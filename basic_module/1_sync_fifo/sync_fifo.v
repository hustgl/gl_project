==> flow/design.v <==
module sync_fifo #(
    parameter DATA_WIDTH   = 8           ,
    parameter FIFO_DEPTH   = 8           ,
    parameter AFULL_DEPTH  = FIFO_DEPTH-1,
    parameter AEMPTY_DEPTH = 1           ,
    parameter RDATA_MODE   = 0                 
)(
    input                       clk         ,
    input                       rst_n       ,
    input                       wr_en       ,
    input      [DATA_WIDTH-1:0] wr_data     ,
    input                       rd_en       ,
    output reg [DATA_WIDTH-1:0] rd_data     ,
    output                      full        ,
    output                      almost_full ,
    output                      empty       ,
    output                      almost_empty,
    output reg                  overflow    ,
    output reg                  underflow    
);
localparam ADDR_WIDTH = $clog2(FIFO_DEPTH);
reg [ADDR_WIDTH-1:0] wr_ptr  ;  
reg [ADDR_WIDTH-1:0] rd_ptr  ;  
reg [ADDR_WIDTH  :0] fifo_cnt;
reg [DATA_WIDTH-1:0] mem [FIFO_DEPTH-1:0];
integer I;
always@(posedge clk or negedge rst_n) begin
if(!rst_n)
    fifo_cnt <= {(ADDR_WIDTH+1){1'b0}};
else if(wr_en && ~full && rd_en && ~empty)
    fifo_cnt <= fifo_cnt;
else if(wr_en && ~full)
    fifo_cnt <= fifo_cnt + 1'b1;
else if(rd_en && ~empty)
    fifo_cnt <= fifo_cnt - 1'b1;
end
always@(posedge clk or negedge rst_n) begin
if(!rst_n)
    wr_ptr <= {ADDR_WIDTH{1'b0}};
else if(wr_en && ~full) begin
    if(wr_ptr == FIFO_DEPTH-1)
        wr_ptr <= {ADDR_WIDTH{1'b0}};
    else
        wr_ptr <= wr_ptr + 1'b1;
    end    
end
always@(posedge clk or negedge rst_n) begin
if(!rst_n)
    rd_ptr <= {ADDR_WIDTH{1'b0}};
else if(rd_en && ~empty) begin
    if(rd_ptr == FIFO_DEPTH-1)
        rd_ptr <= {ADDR_WIDTH{1'b0}};
    else
        rd_ptr <= rd_ptr + 1'b1;
    end
end
always@(posedge clk or negedge rst_n) begin
if(!rst_n)
    for(I = 0; I < FIFO_DEPTH; I = I+1)
        mem[I] <= {DATA_WIDTH{1'b0}};
else if(wr_en && ~full)
    mem[wr_ptr] <= wr_data;       
end
generate 
if(RDATA_MODE == 1'b0) begin
    always@(*)
        rd_data = mem[rd_ptr];
end
else begin
    always@(posedge clk or negedge rst_n) begin
    if(!rst_n)
        rd_data <= {DATA_WIDTH{1'b0}};
    else if(rd_en && ~empty)
        rd_data <= mem[rd_ptr];
    end
end
endgenerate
always@(posedge clk or negedge rst_n) begin
if(!rst_n)
    overflow <= 1'b0;
else if(wr_en && full)
    overflow <= 1'b1;
end
always@(posedge clk or negedge rst_n) begin
if(!rst_n)
    underflow <= 1'b0;
else if(rd_en && empty)
    underflow <= 1'b1;
end
assign full  = fifo_cnt==FIFO_DEPTH;
assign empty = fifo_cnt=={(ADDR_WIDTH+1){1'b0}};
assign almost_full  = fifo_cnt>=AFULL_DEPTH;
assign almost_empty = fifo_cnt<=AEMPTY_DEPTH;
endmodule
-- Reports on sync_fifo
The steps from the RTL of sync_fifo to its reports follow in flow order.
Lines are those of the file above, counted from 1.
Operators carry their Yosys type and port widths (W data, S select, Z words).
Library cell names are shortened.
A cell with n/a has no value.
- design top: sync_fifo
- clock input: clk
- library: sky130hd
- timing corner: tt_025C_1v80

-- Word level
Yosys after proc, flatten, opt, wreduce and memory -nomap, before mapping. Print and check cells are not counted. Equal cells are merged and count once.
- noted $add $sub $neg: 4
- noted order comparisons: 2
- noted equal/unequal tests: 15
- mux-type cells at 5
- bitwise gates (word level): 3
- noted reductions and logical operators: 19
- operators by type and width (cell ; number):
    $pmux W8 S8 ; 1
    $eq A3 B3 Y1 const B ; 8
    $reduce_and A2 Y1 ; 9
    $eq A3 B2 Y1 const B ; 4
    $mux W4 ; 2
    $logic_and A1 B1 Y1 ; 6
    $add A3 B1 Y3 const B ; 2
    $eq A3 B1 Y1 const B ; 2
    $logic_not A3 Y1 ; 2
    $mux W3 ; 2
    $add A4 B1 Y4 const B ; 1
    $sub A4 B1 Y4 const B ; 1
    $le A4 B1 Y1 const B ; 1
    $ge A4 B3 Y1 const B ; 1
    $eq A4 B4 Y1 const B ; 1
    $logic_not A4 Y1 ; 1
    $not A1 Y1 ; 3
    $reduce_bool A2 Y1 ; 1
- noted bits in registers: 76
- noted input bits: 12
- noted output and inout bits: 14
- elaborated cells at 61

-- Logic depth
Depth = most cells in a row (Yosys ltp): at word level without a register or memory, in the mapped netlist without a sequential cell, where the memories' decode and read muxes count.
- depth after elaboration: 7
- noted ABC_AREA: 0
- gate-level depth with buffers at 8
- depth with buffers taken out: 6

-- After synthesis
Source: synth_stat.txt of the flow (Yosys; design flattened, memories mapped). It holds for the ABC_AREA given above (unset counts as 0); a run with the other value may have another netlist.
Totals and module areas in this step are rounded.
- noted cell count: 281
- noted synthesis area: 3710 sq um
- sequential area: 1900 sq um
- noted flip-flop cells: 76
- buffers at 13
- cell types (cell type ; number ; area in all (sq um)):
    dfrtp_1 ; 76 ; 1.9E+03
    mux2_2 ; 65 ; 731.952
    ha_1 ; 16 ; 200.192
    mux2_4 ; 8 ; 120.115
    a222oi_1 ; 7 ; 70.067
    nand2_1 ; 14 ; 52.55
    a41oi_1 ; 5 ; 43.792
    inv_1 ; 10 ; 37.536
    nor2_1 ; 10 ; 37.536
    a221oi_1 ; 4 ; 35.034
    o21ai_0 ; 7 ; 35.034
    buf_6 ; 3 ; 33.782
    a21o_1 ; 4 ; 30.029
    nand3_2 ; 3 ; 30.029
    xnor2_1 ; 3 ; 26.275
    a211oi_2 ; 2 ; 25.024
    nand2_2 ; 4 ; 25.024
    a22oi_1 ; 3 ; 22.522
Not listed: further types 22, cells in them 37.

-- Path before layout
Source: OpenSTA report_checks on the synthesized netlist (no wires, ideal clock, input and output delay 20% of the period each), path of least setup slack; recovery checks are left aside. Register names are those of the netlist, which keeps one name where synthesis merged equal registers.
- path kind: register -> output
- start point: register rd_ptr[2]
- end point: output rd_data[1]
- noted period: 2.63 ns
- noted external output delay: 0.526 ns
- launch time at the first pin: 0.000 ns
- data arrival time at 1.626 ns
- data required time at 2.104 ns
- noted path slack: 0.478 ns
- path delay: 1.626 ns
- driving pins on the path at 8
- path buffers at 3
- synthesis period reached: 2.152 ns
"path delay" = arrival - input delay + setup time.
A path that ends at an output port has no setup time.
"driving pins on the path" counts driving pins, that of a launching flip-flop among them; a cell with two outputs on the path counts twice.
"synthesis period reached" is the clock period less the worst setup slack; recovery checks do not enter. This is arithmetic on one report: input and output delays are still those of the set period (20% each).
The rows between start and end are the longest chain of elaborated cells between them; the timing report does not say that the signal goes this way. Where chains are equally long, one stands for them.
Each line given opens the expression or statement behind the cell; cells for indexed reads and writes are added by Yosys, which also makes memories of some case tables.
At most two assigning lines are given for a register; there are more.
- cell sequence: dfrtp_1 -> buf_2 -> buf_2 -> inv_1 -> ha_1 -> buf_1 -> a222oi_1 -> a41oi_1
- length of the longest elaborated chain: 2
- elaborated cells between the ends (all ways) at 9
- classes of those cells: eq/ne: 7; mux: 1; reduce/logical: 1
- RTL lines, path after synthesis (element ; line ; source):
    from (decl) ; 23 ; reg [ADDR_WIDTH-1:0] rd_ptr  ;
    from (assign) ; 49 ; rd_ptr <= {ADDR_WIDTH{1'b0}};
    from (assign) ; 54 ; rd_ptr <= rd_ptr + 1'b1;
    $eq A3 B3 Y1 ; 67 ; rd_data = mem[rd_ptr];
    $pmux W8 S8 ; 67 ;
    to (decl) ; 13 ; output reg [DATA_WIDTH-1:0] rd_data     ,

-- Timing after layout
Path of least setup slack in the final report of job 1 (OpenROAD, finished layout, wires in). Where an end is a register, its clock arrival counts in the times.
- path kind: register -> output
- start point: register rd_ptr[1]
- end point: output rd_data[3]
- noted period: 3.13 ns
- noted external output delay: 0.63 ns
- launch time at the first pin: 0.34 ns
- data arrival time at 2.43 ns
- data required time at 2.50 ns
- noted path slack: 0.08 ns
- driving pins on the path at 8
- path buffers at 3
The rows between start and end are the longest chain of elaborated cells between them; the timing report does not say that the signal goes this way. Where chains are equally long, one stands for them.
At most two assigning lines are given for a register; there are more.
- cell sequence: dfrtp_1 -> buf_4 -> ha_1 -> ha_1 -> buf_4 -> a222oi_1 -> a41oi_1 -> dlygate4sd2_1
- length of the longest elaborated chain: 2
- elaborated cells between the ends (all ways) at 9
- classes of those cells: eq/ne: 7; mux: 1; reduce/logical: 1
- RTL lines, path after layout (element ; line ; source):
    from (decl) ; 23 ; reg [ADDR_WIDTH-1:0] rd_ptr  ;
    from (assign) ; 49 ; rd_ptr <= {ADDR_WIDTH{1'b0}};
    from (assign) ; 54 ; rd_ptr <= rd_ptr + 1'b1;
    $eq A3 B3 Y1 ; 67 ; rd_data = mem[rd_ptr];
    $pmux W8 S8 ; 67 ;
    to (decl) ; 13 ; output reg [DATA_WIDTH-1:0] rd_data     ,

==> results <==
Top module sync_fifo; platform sky130hd; tools Yosys and OpenROAD; 2 stored runs in no particular order. Input and output delays are each 20% of the period that was set; the output load is 0.01 pF.
"worst path time" is the time allowed to the run's worst setup path (the clock period less input and output delay, where it has them) less its slack. Clock arrival times count: a late capture clock shortens it, a late launch clock lengthens it.
The measured numbers are rounded.

Job 1

==> flow/run.sh <==
#!/bin/bash
# the make line also repeats the synthesis and layout settings of config.mk as NAME=value (left out here)
make -C /OpenROAD-flow-scripts/flow DESIGN_CONFIG=/design/flow/config.mk WORK_HOME=/design/flow/orfs CLKGATE_MAP_FILE= finish
==> flow/config.mk <==
export PLATFORM = sky130hd
export DESIGN_NAME = sync_fifo
export DESIGN_NICKNAME = sync_fifo
export VERILOG_FILES = /design/flow/design.v
export SDC_FILE = /design/flow/constraint.sdc
export NUM_CORES = 4
export LEC_CHECK = 0
export CAP_MARGIN = 20
export CELL_PAD_IN_SITES_DETAIL_PLACEMENT = 2
export CORE_MARGIN = 2
export CORE_UTILIZATION = 28
export MAX_ROUTING_LAYER = met5
export SLEW_MARGIN = 20
==> flow/constraint.sdc <==
create_clock -name core_clock -period 3.13 [get_ports {clk}]
set_input_delay 0.6260 -clock core_clock [delete_from_list [all_inputs] [get_ports {clk}]]
set_output_delay 0.6260 -clock core_clock [all_outputs]
set_load 0.01 [all_outputs]

Measured in job 1:
- setup slack of the worst path: 0.077 ns
- noted the die area: 14200 sq um
- worst path time: 2.43 ns
- worst path kind: register -> output
- synthesized cell area: 3710 sq um
- area of the standard cells in the finished layout: 4520 sq um
- utilization after layout: 34.5%

Job 2

==> flow/run.sh <==
#!/bin/bash
# the make line also repeats the synthesis and layout settings of config.mk as NAME=value (left out here)
make -C /OpenROAD-flow-scripts/flow DESIGN_CONFIG=/design/flow/config.mk WORK_HOME=/design/flow/orfs CLKGATE_MAP_FILE= finish
==> flow/config.mk <==
export PLATFORM = sky130hd
export DESIGN_NAME = sync_fifo
export DESIGN_NICKNAME = sync_fifo
export VERILOG_FILES = /design/flow/design.v
export SDC_FILE = /design/flow/constraint.sdc
export NUM_CORES = 4
export LEC_CHECK = 0
export CAP_MARGIN = 35
export CELL_PAD_IN_SITES_GLOBAL_PLACEMENT = 2
export CORE_ASPECT_RATIO = 1.8
export CORE_MARGIN = 2
export CORE_UTILIZATION = 62
export GPL_ROUTABILITY_DRIVEN = 0
export MIN_ROUTING_LAYER = met1
export PLACE_DENSITY = 0.44
export SETUP_SLACK_MARGIN = 0.63
export SLEW_MARGIN = 0
==> flow/constraint.sdc <==
create_clock -name core_clock -period 2.44 [get_ports {clk}]
set_input_delay 0.4880 -clock core_clock [delete_from_list [all_inputs] [get_ports {clk}]]
set_output_delay 0.4880 -clock core_clock [all_outputs]
set_load 0.01 [all_outputs]

Job 2: no final report: placement broke off with GPL-0301.
