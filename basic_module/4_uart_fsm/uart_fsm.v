==> flow/design.v <==
module uart_fsm #(
    parameter CMD_ADDR_WIDTH = 7                                            ,
    parameter CMD_DATA_WIDTH = 8                                            ,
    parameter CMD_RW_FLAG    = 1                                            ,
    parameter CMD_WIDTH      = CMD_RW_FLAG + CMD_ADDR_WIDTH + CMD_DATA_WIDTH
)(
    input                           clk       ,
    input                           rst_n     ,
    input                           cmd_valid ,
    input      [CMD_WIDTH-1:0]      cmd_data  ,
    output                          cmd_ready ,
    output                          read_valid,
    output     [CMD_DATA_WIDTH-1:0] read_data ,
    output reg                      tx        ,
    input                           rx
);
reg  [CMD_WIDTH-1:0] cmd_buf          ;   
wire       uart_bit_cnt_en  ;
wire       uart_clk_cnt_en  ;
wire       uart_delay_cnt_en;
reg  [8:0] uart_clk_cnt     ;  
reg  [2:0] uart_bit_cnt     ;
reg  [6:0] uart_delay_cnt   ;
wire [7:0] cmd_high_byte    ;
wire [7:0] cmd_low_byte     ;
reg  [4:0] fsm_cs           ;
reg  [4:0] fsm_ns           ;
wire       rx_sync          ;
reg  [3:0] rx_delay         ;
reg  [7:0] rx_data_buffer   ;
wire       rx_nedge         ;
reg        read_valid_buf   ;
localparam  IDLE            = 5'd0 ,
            RW_JUDGE        = 5'd1 ,
            W0_START_BIT    = 5'd2 ,
            W0_DATA_BIT     = 5'd3 ,
            W0_CHECK_BIT    = 5'd4 ,
            W0_STOP_BIT     = 5'd5 ,
            W_DELAY         = 5'd6 ,
            W1_START_BIT    = 5'd7 ,
            W1_DATA_BIT     = 5'd8 ,
            W1_CHECK_BIT    = 5'd9 ,
            W1_STOP_BIT     = 5'd10,
            R_CMD_START_BIT = 5'd11,
            R_CMD_DATA_BIT  = 5'd12,
            R_CMD_CHECK_BIT = 5'd13,
            R_CMD_STOP_BIT  = 5'd14,
            RCV_RX_WAIT     = 5'd15,
            RCV_RX_START_BIT= 5'd16,
            RCV_RX_DATA_BIT = 5'd17,
            RCV_RX_CHECK_BIT= 5'd18,
            SEND_READ_DATA  = 5'd19;        
always@(posedge clk or negedge rst_n)begin
if(!rst_n)
    fsm_cs <= IDLE;
else
    fsm_cs <= fsm_ns;
end 
always@(*) begin
case(fsm_cs)
    IDLE:
        begin
            if(cmd_valid)
                fsm_ns = RW_JUDGE;
            else
                fsm_ns = IDLE;
        end 
    RW_JUDGE:  
        begin
            fsm_ns = cmd_buf[CMD_WIDTH-1] ? W0_START_BIT : R_CMD_START_BIT;
        end 
    W0_START_BIT:
        begin
            if(uart_clk_cnt==9'd433)
                fsm_ns = W0_DATA_BIT;
            else
                fsm_ns = W0_START_BIT;
        end 
    W0_DATA_BIT:
        begin
            if(uart_clk_cnt==9'd433 && uart_bit_cnt==3'd7)
                fsm_ns = W0_CHECK_BIT;
            else
                fsm_ns = W0_DATA_BIT;
        end 
    W0_CHECK_BIT:
        begin
            if(uart_clk_cnt==9'd433)
                fsm_ns = W0_STOP_BIT;
            else
                fsm_ns = W0_CHECK_BIT;
        end
    W0_STOP_BIT:
        begin
            if(uart_clk_cnt==9'd433)
                fsm_ns = W_DELAY;
            else
                fsm_ns = W0_STOP_BIT;
        end                
    W_DELAY:    
        if(uart_delay_cnt==7'd99)
            fsm_ns = W1_START_BIT;
        else
            fsm_ns = W_DELAY;
    W1_START_BIT:
        begin
            if(uart_clk_cnt==9'd433)
                fsm_ns = W1_DATA_BIT;
            else
                fsm_ns = W1_START_BIT;
        end                
    W1_DATA_BIT:
        begin
            if(uart_clk_cnt==9'd433 && uart_bit_cnt==3'd7)
                fsm_ns = W1_CHECK_BIT;
            else
                fsm_ns = W1_DATA_BIT;   
        end
    W1_CHECK_BIT:
        begin
            if(uart_clk_cnt==9'd433)
                fsm_ns = W1_STOP_BIT;
            else
                fsm_ns = W1_CHECK_BIT;              
        end    
    W1_STOP_BIT:
        begin
            if(uart_clk_cnt==9'd433)
                fsm_ns = IDLE;
            else
                fsm_ns = W1_STOP_BIT;               
        end              
    R_CMD_START_BIT:
        if(uart_clk_cnt==9'd433)
            fsm_ns = R_CMD_DATA_BIT;
        else    
            fsm_ns = R_CMD_START_BIT;
    R_CMD_DATA_BIT:
        if(uart_clk_cnt==9'd433 && uart_bit_cnt==3'd7)
            fsm_ns = R_CMD_CHECK_BIT;
        else
            fsm_ns = R_CMD_DATA_BIT;
    R_CMD_CHECK_BIT:
        if(uart_clk_cnt==9'd433)
            fsm_ns = R_CMD_STOP_BIT;
        else
            fsm_ns = R_CMD_CHECK_BIT;
    R_CMD_STOP_BIT:
        if(uart_clk_cnt==9'd433)
            fsm_ns = RCV_RX_WAIT;
        else    
            fsm_ns = R_CMD_STOP_BIT;
    RCV_RX_WAIT:
        if(rx_nedge)
            fsm_ns = RCV_RX_START_BIT;
        else
            fsm_ns = RCV_RX_WAIT;
    RCV_RX_START_BIT:
        if(uart_clk_cnt==9'd433)
            fsm_ns = RCV_RX_DATA_BIT;
        else
            fsm_ns = RCV_RX_START_BIT;
    RCV_RX_DATA_BIT:
        if(uart_clk_cnt==9'd433 && uart_bit_cnt==3'd7)
            fsm_ns = RCV_RX_CHECK_BIT;
        else
            fsm_ns = RCV_RX_DATA_BIT;
    RCV_RX_CHECK_BIT:
        if(uart_clk_cnt==9'd433)
            fsm_ns = SEND_READ_DATA;
        else
            fsm_ns = RCV_RX_CHECK_BIT;          
    SEND_READ_DATA:
            fsm_ns = IDLE;
    default: fsm_ns = IDLE;
endcase 
end 
assign cmd_ready = fsm_cs==IDLE;
assign uart_clk_cnt_en = fsm_cs==W0_START_BIT || fsm_cs==W0_DATA_BIT || fsm_cs==W0_CHECK_BIT || fsm_cs==W0_STOP_BIT || fsm_cs==W1_START_BIT 
|| fsm_cs==W1_DATA_BIT || fsm_cs==W1_CHECK_BIT || fsm_cs==W1_STOP_BIT|| fsm_cs==R_CMD_START_BIT || fsm_cs==R_CMD_DATA_BIT 
|| fsm_cs==R_CMD_CHECK_BIT || fsm_cs==R_CMD_STOP_BIT|| fsm_cs==RCV_RX_START_BIT || fsm_cs==RCV_RX_DATA_BIT || fsm_cs==RCV_RX_CHECK_BIT;
assign {cmd_high_byte,cmd_low_byte} = cmd_buf;    
assign uart_bit_cnt_en   = fsm_cs==W0_DATA_BIT || fsm_cs==W1_DATA_BIT || fsm_cs==R_CMD_DATA_BIT || fsm_cs==RCV_RX_DATA_BIT ;
assign uart_delay_cnt_en = fsm_cs==W_DELAY;
always@(posedge clk or negedge rst_n) begin
if(!rst_n)
    cmd_buf <= {CMD_WIDTH{1'b0}};
else if(fsm_cs==IDLE && cmd_valid)
    cmd_buf <= cmd_data;
end 
always@(posedge clk or negedge rst_n) begin
if(!rst_n)
    uart_clk_cnt <= 9'd0;
else if(uart_clk_cnt_en) begin
    if(uart_clk_cnt==9'd433)
        uart_clk_cnt <= 9'd0;
    else
        uart_clk_cnt <= uart_clk_cnt + 1'b1;
    end
else
    uart_clk_cnt <= 9'd0;
end 
always@(posedge clk or negedge rst_n) begin
if(!rst_n)
    uart_bit_cnt <= 3'd0;
else if(uart_bit_cnt_en) begin
    if(uart_clk_cnt==9'd433)
        uart_bit_cnt <= uart_bit_cnt + 1'b1;
    end
else
    uart_bit_cnt <= 3'd0;
end
always@(posedge clk or negedge rst_n) begin
if(!rst_n)
    uart_delay_cnt <= 7'd0;
else if(uart_delay_cnt_en) begin
    if(uart_delay_cnt == 7'd99)
        uart_delay_cnt <= 7'd0;
    else
        uart_delay_cnt <= uart_delay_cnt + 1'b1;
    end
else
    uart_delay_cnt <= 7'd0;     
end
always@(*)
begin
    if(fsm_cs==W0_START_BIT|| fsm_cs==W1_START_BIT || fsm_cs==R_CMD_START_BIT)
        tx = 1'b0;
    else if(fsm_cs==W0_DATA_BIT || fsm_cs==R_CMD_DATA_BIT)
        tx = cmd_high_byte[uart_bit_cnt];
    else if(fsm_cs==W1_DATA_BIT)
        tx = cmd_low_byte[uart_bit_cnt];
    else if(fsm_cs==W0_CHECK_BIT || fsm_cs==R_CMD_CHECK_BIT)
        tx = ~^cmd_high_byte;
    else if(fsm_cs==W1_CHECK_BIT)
        tx = ~^cmd_low_byte;
    else
        tx = 1'b1;
end
always@(posedge clk or negedge rst_n) begin
if(!rst_n)
    rx_delay <= 3'd0;
else
    rx_delay <= {rx_delay[1:0], rx};
end
assign rx_nedge = rx_delay[2:1]==2'b10;
assign rx_sync  = rx_delay[2]         ;
always @(posedge clk or negedge rst_n) begin
if(!rst_n)
    rx_data_buffer <= 8'd0;
else if(fsm_cs==RCV_RX_DATA_BIT && uart_clk_cnt == 9'd216)
    rx_data_buffer <= {rx_sync,rx_data_buffer[7:1]};    
end
always @(posedge clk or negedge rst_n) begin
if(!rst_n)
    read_valid_buf <= 1'b0;
else if(fsm_cs == SEND_READ_DATA)
    read_valid_buf <= 1'b0;
else if(fsm_cs==RCV_RX_CHECK_BIT && uart_clk_cnt==9'd216 && rx_sync==~^rx_data_buffer)  
    read_valid_buf <= 1'b1;     
end
assign read_valid = (fsm_cs==SEND_READ_DATA && read_valid_buf)? 1'b1:1'b0;
assign read_data  = rx_data_buffer;
endmodule
Tool chain data of uart_fsm
Tool output for the design above, in the order of the flow.
Lines are those of the file above, counted from 1.
Operators: Yosys type, input widths -> output width; for muxes data width and select width s.
Cell names lack the library's common part.
{ "setup": {"top_module": "uart_fsm", "clock": "clk", "cell_library": "sky130hd", "pvt_corner": "tt_025C_1v80"} }

Word level
Source: Yosys, flattened and elaborated, memories not mapped. Widths are those after wreduce. Registers that Yosys merges into a memory's read port (data or address) are not register bits. Print and check cells do not count.
{ "classes": {"n_addsub": 3, "eq_ne": 26, "shifts": 2, "muxes": 34, "reduce_logical": 32} }
{ "op_table": {"columns": ["cell", "count"], "rows": [
  ["$pmux 5 s19", 1],
  ["$eq 5x4->1 const B", 8],
  ["$reduce_xnor 8->1", 3],
  ["$logic_or 1x1->1", 21],
  ["$eq 5x3->1 const B", 4],
  ["$eq 5x5->1 const B", 4],
  ["$mux 9", 2],
  ["$mux 1", 17],
  ["$shiftx 8x3->1", 2],
  ["$mux 7", 2],
  ["$mux 4", 3],
  ["$mux 3", 4],
  ["$eq 5x2->1 const B", 2],
  ["$add 9x1->9 const B", 1],
  ["$eq 9x8->1 const B", 1],
  ["$eq 9x9->1 const B", 1],
  ["$mux 2", 4],
  ["$add 7x1->7 const B", 1],
  ["$eq 7x7->1 const B", 1],
  ["$logic_and 1x1->1", 6],
  ["$eq 5x1->1 const B", 1],
  ["$logic_not 5->1", 1],
  ["$mux 5", 1],
  ["$add 3x1->3 const B", 1],
  ["$eq 3x3->1 const B", 1],
  ["$ne 2x1->1 const B", 1],
  ["$eq 2x2->1 const B", 1],
  ["$reduce_bool 2->1", 1],
  ["$eq 1x1->1", 1]
]} }
{ "word_totals": {"register_bits": 52, "in_bits": 20} }

Depth
Yosys ltp: most cells in a row. Word level: on the elaborated netlist, between registers, memories and ports. Mapped: between sequential cells and ports; inverters and the memories' decode and read muxes count.
{ "depth": {"ltp_word": 16, "ABC_AREA": 0, "depth_mapped": 8, "depth_no_buf": 6} }

Synthesis result
Source: synth_stat.txt of the flow (Yosys; design flattened, memories mapped). It holds for the ABC_AREA given above (unset counts as 0); a run with the other value may have another netlist.
{ "by_type": {"columns": ["cell_type", "count"], "rows": [
  ["dfrtp_1", 66],
  ["mux2_2", 23],
  ["xnor2_1", 27],
  ["nand2_1", 35],
  ["mux4_2", 4],
  ["nor2_1", 23],
  ["ha_1", 6],
  ["nand3_1", 13],
  ["a22o_1", 7],
  ["xor2_1", 6],
  ["dfstp_2", 1],
  ["inv_1", 7],
  ["xnor3_1", 1],
  ["nor3_1", 4],
  ["and3_1", 3],
  ["nor3_4", 1],
  ["nor4b_2", 1],
  ["o21ai_0", 3]
]} }
Other cell types: 20; their cells: 25.
{ "mapped": {"cells": 256, "yosys_area_um2": 3041.7, "flip_flops": 67} }

Timing after synthesis
Source: OpenSTA report_checks on the synthesized netlist (no wires, ideal clock, input and output delay 20% of the period each), path of least setup slack; recovery checks are left aside. Register names are those of the netlist, which keeps one name where synthesis merged equal registers.
{ "synth_path": {"path_kind": "register to output", "startpoint": "register uart_bit_cnt[1]", "endpoint": "output tx", "period_ps": 2430, "output_delay_ps": 486, "launch_ps": 0, "arrival_time_ps": 1427, "setup_slack_ps": 517, "delay_ps": 1427, "stages": 6, "n_path_buf": 1, "synth_period_reached_ps": 1913} }
"delay_ps" = arrival - input delay + setup time.
At an output port there is no setup time.
"stages": output pins that drive a net of the path, with the launching flip-flop's if there is one; two outputs of one cell count as two.
"synth_period_reached_ps" = period - worst setup slack (recovery checks aside). The figure is calculated, with input and output delays left at 20% of the set period.
Between the ends stands the longest chain of elaborated cells between them, by number of cells; it is not shown to be the way that was timed. Of several equally long chains one is given.
Each line given opens the expression or statement behind the cell; cells for indexed reads and writes are added by Yosys, which also makes memories of some case tables.
A register here has more assigning lines than the two given.
{ "synth_via": {"path_cell_list": "dfrtp_1 -> buf_2 -> mux4_2 -> nor2b_1 -> a211oi_1 -> nor3_1", "elab_chain_len": 4, "cells_between": 5, "lines_between": 5, "classes_between": "shift: 2; mux: 3"} }
{ "synth_rtl": {"columns": ["item", "line_no", "rtl"], "rows": [
  ["from (decl)", 22, "reg  [2:0] uart_bit_cnt     ;"],
  ["from (assign)", 205, "uart_bit_cnt <= 3'd0;"],
  ["from (assign)", 208, "uart_bit_cnt <= uart_bit_cnt + 1'b1;"],
  ["$shiftx 8x3->1", 232, "tx = cmd_low_byte[uart_bit_cnt];"],
  ["$mux 1", 231, "else if(fsm_cs==W1_DATA_BIT)"],
  ["$mux 1", 229, "else if(fsm_cs==W0_DATA_BIT || fsm_cs==R_CMD_DATA_BIT)"],
  ["$mux 1", 227, "if(fsm_cs==W0_START_BIT|| fsm_cs==W1_START_BIT || fsm_cs==R_CMD_START_BIT)"],
  ["to (decl)", 14, "output reg                      tx        ,"]
]} }

Worst path after layout
Path of least setup slack in the final report of stored run 2 (OpenROAD, finished layout, wires in). Where an end is a register, its clock arrival counts in the times.
The path's times are printed in steps of 10 ps; the period is the one set.
{ "layout_path": {"path_kind": "register to output", "startpoint": "register uart_bit_cnt[1]", "endpoint": "output tx", "period_ps": 1240, "output_delay_ps": 250, "launch_ps": 330, "arrival_time_ps": 1910, "setup_slack_ps": -910, "stages": 7, "n_path_buf": 2} }
Between the ends stands the longest chain of elaborated cells between them, by number of cells; it is not shown to be the way that was timed. Of several equally long chains one is given.
A register here has more assigning lines than the two given.
{ "layout_via": {"path_cell_list": "dfrtp_1 -> buf_6 -> mux4_2 -> nor2b_1 -> a211oi_2 -> nor3_2 -> buf_2", "elab_chain_len": 4, "cells_between": 5, "lines_between": 5, "classes_between": "shift: 2; mux: 3"} }
{ "layout_rtl": {"columns": ["item", "line_no", "rtl"], "rows": [
  ["from (decl)", 22, "reg  [2:0] uart_bit_cnt     ;"],
  ["from (assign)", 205, "uart_bit_cnt <= 3'd0;"],
  ["from (assign)", 208, "uart_bit_cnt <= uart_bit_cnt + 1'b1;"],
  ["$shiftx 8x3->1", 232, "tx = cmd_low_byte[uart_bit_cnt];"],
  ["$mux 1", 231, "else if(fsm_cs==W1_DATA_BIT)"],
  ["$mux 1", 229, "else if(fsm_cs==W0_DATA_BIT || fsm_cs==R_CMD_DATA_BIT)"],
  ["$mux 1", 227, "if(fsm_cs==W0_START_BIT|| fsm_cs==W1_START_BIT || fsm_cs==R_CMD_START_BIT)"],
  ["to (decl)", 14, "output reg                      tx        ,"]
]} }

Hand-over note for uart_fsm

uart_fsm through Yosys and OpenROAD on sky130hd: 2 stored runs, unordered, with their settings and measured results. The constraints put input and output delay at 20% of the set period each and load the outputs with 0.01 pF.
"worst_path_ps": the worst setup path's part of the clock period (all of it between registers, 20% less for each end at a port) less its slack. A launch clock that arrives late makes it longer, a capture clock that arrives late makes it shorter.
"worst_path_ps" is given in steps of 10 ps.
[
  {
    "run": "stored run 1",
    "settings": { "period_ns": 2.48, "CORE_UTILIZATION": 61, "SETUP_SLACK_MARGIN": -0.15, "PLACE_DENSITY_LB_ADDON": 0.26, "CORE_MARGIN": 6, "CELL_PAD_IN_SITES_DETAIL_PLACEMENT": 2, "ABC_AREA": 1, "GPL_ROUTABILITY_DRIVEN": 0, "CTS_CLUSTER_SIZE": 52, "CTS_CLUSTER_DIAMETER": 319, "CAP_MARGIN": 40, "SLEW_MARGIN": 20 },
    "outcome": "not finished: placement ended with error DPL-0033"
  },
  {
    "run": "stored run 2",
    "settings": { "period_ns": 1.24, "CORE_UTILIZATION": 15, "PLACE_DENSITY_LB_ADDON": 0.26, "CORE_ASPECT_RATIO": 0.67, "CORE_MARGIN": 10, "TNS_END_PERCENT": 15, "GPL_TIMING_DRIVEN": 1, "CTS_CLUSTER_SIZE": 69, "CTS_CLUSTER_DIAMETER": 62, "CAP_MARGIN": 10, "SLEW_MARGIN": 20 },
    "results": { "yosys.chip_area_um2": 3041.7, "dieArea_um2": 26488.5, "post_route_stdcell_area_um2": 4534.4, "util_frac": 0.229, "worst_setup_slack_ps": -914, "worst_path_ps": 1910, "timing.worst_path_kind": "register to output" }
  }
]

End of note.
